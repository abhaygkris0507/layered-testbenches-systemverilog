==> flow/design.v <==
module FIFO(input clk, rst, wr, rd,
            input [7:0] din, output reg [7:0] dout,
            output empty, full);
  reg [3:0] wptr = 0, rptr = 0;
  reg [4:0] cnt = 0;
  reg [7:0] mem [15:0];
  always @(posedge clk)
    begin
      if (rst == 1'b1)
        begin
          wptr <= 0;
          rptr <= 0;
          cnt  <= 0;
        end
      else if (wr && !full)
        begin
          mem[wptr] <= din;
          wptr      <= wptr + 1;
          cnt       <= cnt + 1;
        end
      else if (rd && !empty)
        begin
          dout <= mem[rptr];
          rptr <= rptr + 1;
          cnt  <= cnt - 1;
        end
    end
  assign empty = (cnt == 0) ? 1'b1 : 1'b0;
  assign full  = (cnt == 16) ? 1'b1 : 1'b0;
endmodule
interface fifo_if;
  logic clk, rd, wr;          
  logic full, empty;            
  logic [7:0] data_in;          
  logic [7:0] data_out;         
  logic rst;                    
endinterface
---- Tool chain data of FIFO ----
The steps from the RTL of FIFO to its reports follow in flow order.
Lines are those of the file above, counted from 1.
The mark - stands for no value.
set-up
  top ..................................... FIFO
  clock port .............................. clk
  standard-cell library ................... sky130hd
  library corner .......................... tt_025C_1v80

---- After elaboration ----
Counts by Yosys on the flattened word-level netlist (proc, flatten, opt, wreduce; memories kept). Register bits leave out memories and registers merged into their read ports (data or address). Print and check cells are left out. Cells with the same type and inputs are merged into one.
Memory sizes are those after Yosys's memory passes, which may raise the word count (mostly to a power of two), join words into wider ones and drop unused or constant bits.
storage and ports
  bits in registers ....................... 13
  memory bits (writable) .................. 128
  clocked read ports x word width ......... 8
  memory cells ............................ 1
  input port bits ......................... 12
  output and inout port bits .............. 10
  cells after elaboration ................. 29
operators by class
  $add $sub $neg .......................... 4
  equality and inequality tests ........... 1
  mux-type cells .......................... 10
  bitwise gates (word level) .............. 2
  reduce/logical cells .................... 8
memory list
  name  words  width  rd ports  wr ports  RTL line  text
  mem   16     8      1         1         6         reg [7:0] mem [15:0];
operator list
  operator                                                             number
  8-bit 2-to-1 mux                                                     2
  5-bit 2-to-1 mux                                                     2
  4-bit by 1-bit adder with 4-bit output (second input constant)       2
  4-bit 2-to-1 mux                                                     2
  5-bit by 1-bit adder with 5-bit output (second input constant)       1
  5-bit by 1-bit subtractor with 5-bit output (second input constant)  1
  5-bit == test (second input constant)                                1
  5-bit logical NOT                                                    1
  1-bit 2-to-1 mux                                                     4
  3-bit AND reduction                                                  1
  1-bit logical AND                                                    2
  1-bit inverter                                                       2
  1-bit logical NOT                                                    2
  2-bit AND reduction                                                  1
  2-bit nonzero test                                                   1

---- Longest topological paths ----
Yosys ltp: most cells in a row. Word level: on the elaborated netlist, between registers, memories and ports. Mapped: between sequential cells and ports; inverters and the memories' decode and read muxes count.
depth
  depth in word-level cells ............... 6
  ABC_AREA ................................ 0
  depth in mapped cells ................... 9
  gate-level depth less buffers ........... 8

---- After synthesis ----
The flow's flattened synthesis, as Yosys stat reports it; memories are mapped. The netlist is that of the ABC_AREA named above (0 if unset); the other value can give another one.
synthesis totals
  cells in the netlist .................... 359
  cell area after synthesis ............... 6058.3 um2
  sequential area ......................... 4344.2 um2
  mapped flip-flops ....................... 149
  buffer cells ............................ 18
cell types
  cell                       number  total area (um2)
  sky130_fd_sc_hd__edfxtp_1  136     4.08E+03
  sky130_fd_sc_hd__mux4_2    16      360.346
  sky130_fd_sc_hd__mux2i_1   33      330.317
  sky130_fd_sc_hd__dfxtp_1   13      260.25
  sky130_fd_sc_hd__a221oi_1  16      140.134
  sky130_fd_sc_hd__ha_1      8       100.096
  sky130_fd_sc_hd__nor2_1    26      97.594
  sky130_fd_sc_hd__o21ai_0   14      70.067
  sky130_fd_sc_hd__a22oi_1   8       60.058
  sky130_fd_sc_hd__nand2_1   15      56.304
  sky130_fd_sc_hd__a21oi_1   9       45.043
  sky130_fd_sc_hd__buf_2     9       45.043
  sky130_fd_sc_hd__clkbuf_1  9       33.782
  sky130_fd_sc_hd__inv_1     8       30.029
  sky130_fd_sc_hd__o41ai_4   1       27.526
  sky130_fd_sc_hd__xnor2_1   3       26.275
  sky130_fd_sc_hd__xor2_1    3       26.275
  sky130_fd_sc_hd__o211ai_2  2       25.024
Not listed: further types 21, cells in them 30.

---- Timing after synthesis ----
OpenSTA on the mapped netlist: ideal clock, no wires. The path of least setup slack (recovery checks aside). Input and output delay are each 20% of the period. Register names are those of the netlist, which keeps one name where synthesis merged equal registers.
timing path post-synthesis
  path type ............................... input port to flip-flop
  from .................................... input wr
  to ...................................... register cnt[4]
  clock period ............................ 4.2 ns
  input delay ............................. 0.840 ns
  setup time .............................. 0.086 ns
  time at the first pin ................... 0.840 ns
  arrival ................................. 3.009 ns
  data required time ...................... 4.114 ns
  slack ................................... 1.105 ns
  path delay .............................. 2.255 ns
  driving pins on the path ................ 9
  path buffers ............................ 1
  period reached after synthesis .......... 3.095 ns
"path delay" = arrival - input delay + setup time.
"driving pins on the path": output pins that drive a net of the path, with the launching flip-flop's if there is one; two outputs of one cell count as two.
"period reached after synthesis" is the clock period less the worst setup slack; recovery checks do not enter. This is arithmetic on one report: input and output delays are still those of the set period (20% each).
The rows between start and end are the longest chain of elaborated cells between them; the timing report does not say that the signal goes this way. Where chains are equally long, one stands for them.
Each line given opens the expression or statement behind the cell; cells for indexed reads and writes are added by Yosys, which also makes memories of some case tables.
A register here has more assigning lines than the two given.
between the ends, post-synthesis
  cell sequence ........................... sky130_fd_sc_hd__clkbuf_1 > sky130_fd_sc_hd__inv_1 > sky130_fd_sc_hd__a21oi_1 > sky130_fd_sc_hd__inv_1 > sky130_fd_sc_hd__fa_1 > sky130_fd_sc_hd__a21o_1 > sky130_fd_sc_hd__a2111o_1 > sky130_fd_sc_hd__o211a_1 > sky130_fd_sc_hd__a211oi_1
  length of the longest elaborated chain .. 2
  elaborated cells between the ends (all ways) .. 3
  source lines of those cells ............. 1
  those cells by class .................... mux: 1; reduce/logical: 2
ends and longest elaborated chain, post-synthesis
  what               RTL line  text
  from (decl)        1         module FIFO(input clk, rst, wr, rd,
  1-bit logical AND  15        else if (wr && !full)
  5-bit 2-to-1 mux   15
  to (assign)        19        cnt       <= cnt + 1;
  to (assign)        25        cnt  <= cnt - 1;
  to (decl)          5         reg [4:0] cnt = 0;

---- Timing after layout ----
Path of least setup slack in the final report of job 1 (OpenROAD, finished layout, wires in). Where an end is a register, its clock arrival counts in the times.
timing path after layout
  path type ............................... flip-flop to flip-flop
  from .................................... register cnt[2]
  to ...................................... register cnt[4]
  clock period ............................ 1.8 ns
  setup time .............................. 0.07 ns
  time at the first pin ................... 0.41 ns
  arrival ................................. 2.52 ns
  data required time ...................... 2.15 ns
  slack ................................... -0.37 ns
  driving pins on the path ................ 11
  path buffers ............................ 2
The rows between start and end are the longest chain of elaborated cells between them; the timing report does not say that the signal goes this way. Where chains are equally long, one stands for them.
A register here has more assigning lines than the two given.
between the ends, after layout
  cell sequence ........................... sky130_fd_sc_hd__dfxtp_2 > sky130_fd_sc_hd__nor4_4 > sky130_fd_sc_hd__buf_4 > sky130_fd_sc_hd__a21oi_4 > sky130_fd_sc_hd__inv_2 > sky130_fd_sc_hd__buf_6 > sky130_fd_sc_hd__ha_4 > sky130_fd_sc_hd__a21o_1 > sky130_fd_sc_hd__a2111o_1 > sky130_fd_sc_hd__o211a_1 > sky130_fd_sc_hd__a211oi_2
  length of the longest elaborated chain .. 6
  elaborated cells between the ends (all ways) .. 13
  source lines of those cells ............. 6
  those cells by class .................... add/sub: 2; eq/ne: 1; mux: 4; reduce/logical: 6
ends and longest elaborated chain, after layout
  what               RTL line  text
  from (decl)        5         reg [4:0] cnt = 0;
  from (assign)      19        cnt       <= cnt + 1;
  from (assign)      25        cnt  <= cnt - 1;
  5-bit logical NOT  28        assign empty = (cnt == 0) ? 1'b1 : 1'b0;
  1-bit 2-to-1 mux   28
  1-bit logical NOT  21        else if (rd && !empty)
  1-bit logical AND  21
  5-bit 2-to-1 mux   21
  5-bit 2-to-1 mux   15        else if (wr && !full)
  to (assign)        19
  to (assign)        25
  to (decl)          5

==> runs of FIFO <==
Module FIFO, platform sky130hd: 2 stored runs of the flow (Yosys, OpenROAD) with differing settings, in no particular order. Input and output delays are each 20% of the period that was set; the output load is 0.01 pF.
"reached clock period": clock period set for the run, less the worst setup slack. It is reckoned from that one timing run; input and output delays stay at 20% of the period that was set.
"time used up by the worst setup path" is the time allowed to the run's worst setup path (the clock period less input and output delay, where it has them) less its slack. Clock arrival times count: a late capture clock shortens it, a late launch clock lengthens it.
"power consumption" is the tool's figure for a default switching activity; nothing was simulated.

======== job 1 ========
==> flow/run.sh <==
#!/bin/bash
# the make line also repeats the synthesis and layout settings of config.mk as NAME=value (left out here)
make -C /OpenROAD-flow-scripts/flow DESIGN_CONFIG=/design/flow/config.mk WORK_HOME=/design/flow/orfs CLKGATE_MAP_FILE= finish
==> flow/config.mk <==
export PLATFORM = sky130hd
export DESIGN_NAME = FIFO
export DESIGN_NICKNAME = FIFO
export VERILOG_FILES = /design/flow/design.v
export SDC_FILE = /design/flow/constraint.sdc
export NUM_CORES = 4
export LEC_CHECK = 0
export ABC_AREA = 0
export CAP_MARGIN = 20
export CELL_PAD_IN_SITES_DETAIL_PLACEMENT = 0
export CORE_ASPECT_RATIO = 0.67
export CORE_MARGIN = 2
export CORE_UTILIZATION = 18
export MAX_ROUTING_LAYER = met5
export PLACE_DENSITY_LB_ADDON = 0.29
export SLEW_MARGIN = 20
export TNS_END_PERCENT = 60
==> flow/constraint.sdc <==
create_clock -name core_clock -period 1.8 [get_ports {clk}]
set_input_delay 0.3600 -clock core_clock [delete_from_list [all_inputs] [get_ports {clk}]]
set_output_delay 0.3600 -clock core_clock [all_outputs]
set_load 0.01 [all_outputs]

-------- measured, job 1 --------
  chip area after synthesis (Yosys) ....... 6058.3 um2
  area of the die ......................... 35170.8 um2
  area of the standard cells in the finished layout .. 8244.2 um2
  post-layout utilization ................. 25.1 %
  setup slack of the critical path ........ -0.367 ns
  total negative setup slack .............. -5.904 ns
  worst hold slack after layout ........... 0.575 ns
  power consumption ....................... 11117 µW
  reached clock period .................... 2.167 ns
  time used up by the worst setup path .... 2.17 ns
  type of the worst setup path ............ flip-flop to flip-flop

======== job 2 ========
==> flow/run.sh <==
#!/bin/bash
# the make line also repeats the synthesis and layout settings of config.mk as NAME=value (left out here)
make -C /OpenROAD-flow-scripts/flow DESIGN_CONFIG=/design/flow/config.mk WORK_HOME=/design/flow/orfs CLKGATE_MAP_FILE= finish
==> flow/config.mk <==
export PLATFORM = sky130hd
export DESIGN_NAME = FIFO
export DESIGN_NICKNAME = FIFO
export VERILOG_FILES = /design/flow/design.v
export SDC_FILE = /design/flow/constraint.sdc
export NUM_CORES = 4
export LEC_CHECK = 0
export ABC_AREA = 0
export CAP_MARGIN = 20
export CELL_PAD_IN_SITES_GLOBAL_PLACEMENT = 3
export CORE_ASPECT_RATIO = 0.54
export CORE_MARGIN = 2
export CORE_UTILIZATION = 61
export CTS_CLUSTER_SIZE = 38
export GPL_TIMING_DRIVEN = 1
export PLACE_DENSITY = 0.62
export SETUP_SLACK_MARGIN = 0.23
export SLEW_MARGIN = 40
==> flow/constraint.sdc <==
create_clock -name core_clock -period 4.13 [get_ports {clk}]
set_input_delay 0.8260 -clock core_clock [delete_from_list [all_inputs] [get_ports {clk}]]
set_output_delay 0.8260 -clock core_clock [all_outputs]
set_load 0.01 [all_outputs]

-------- job 2 --------
  unfinished; error GPL-0301 in placement
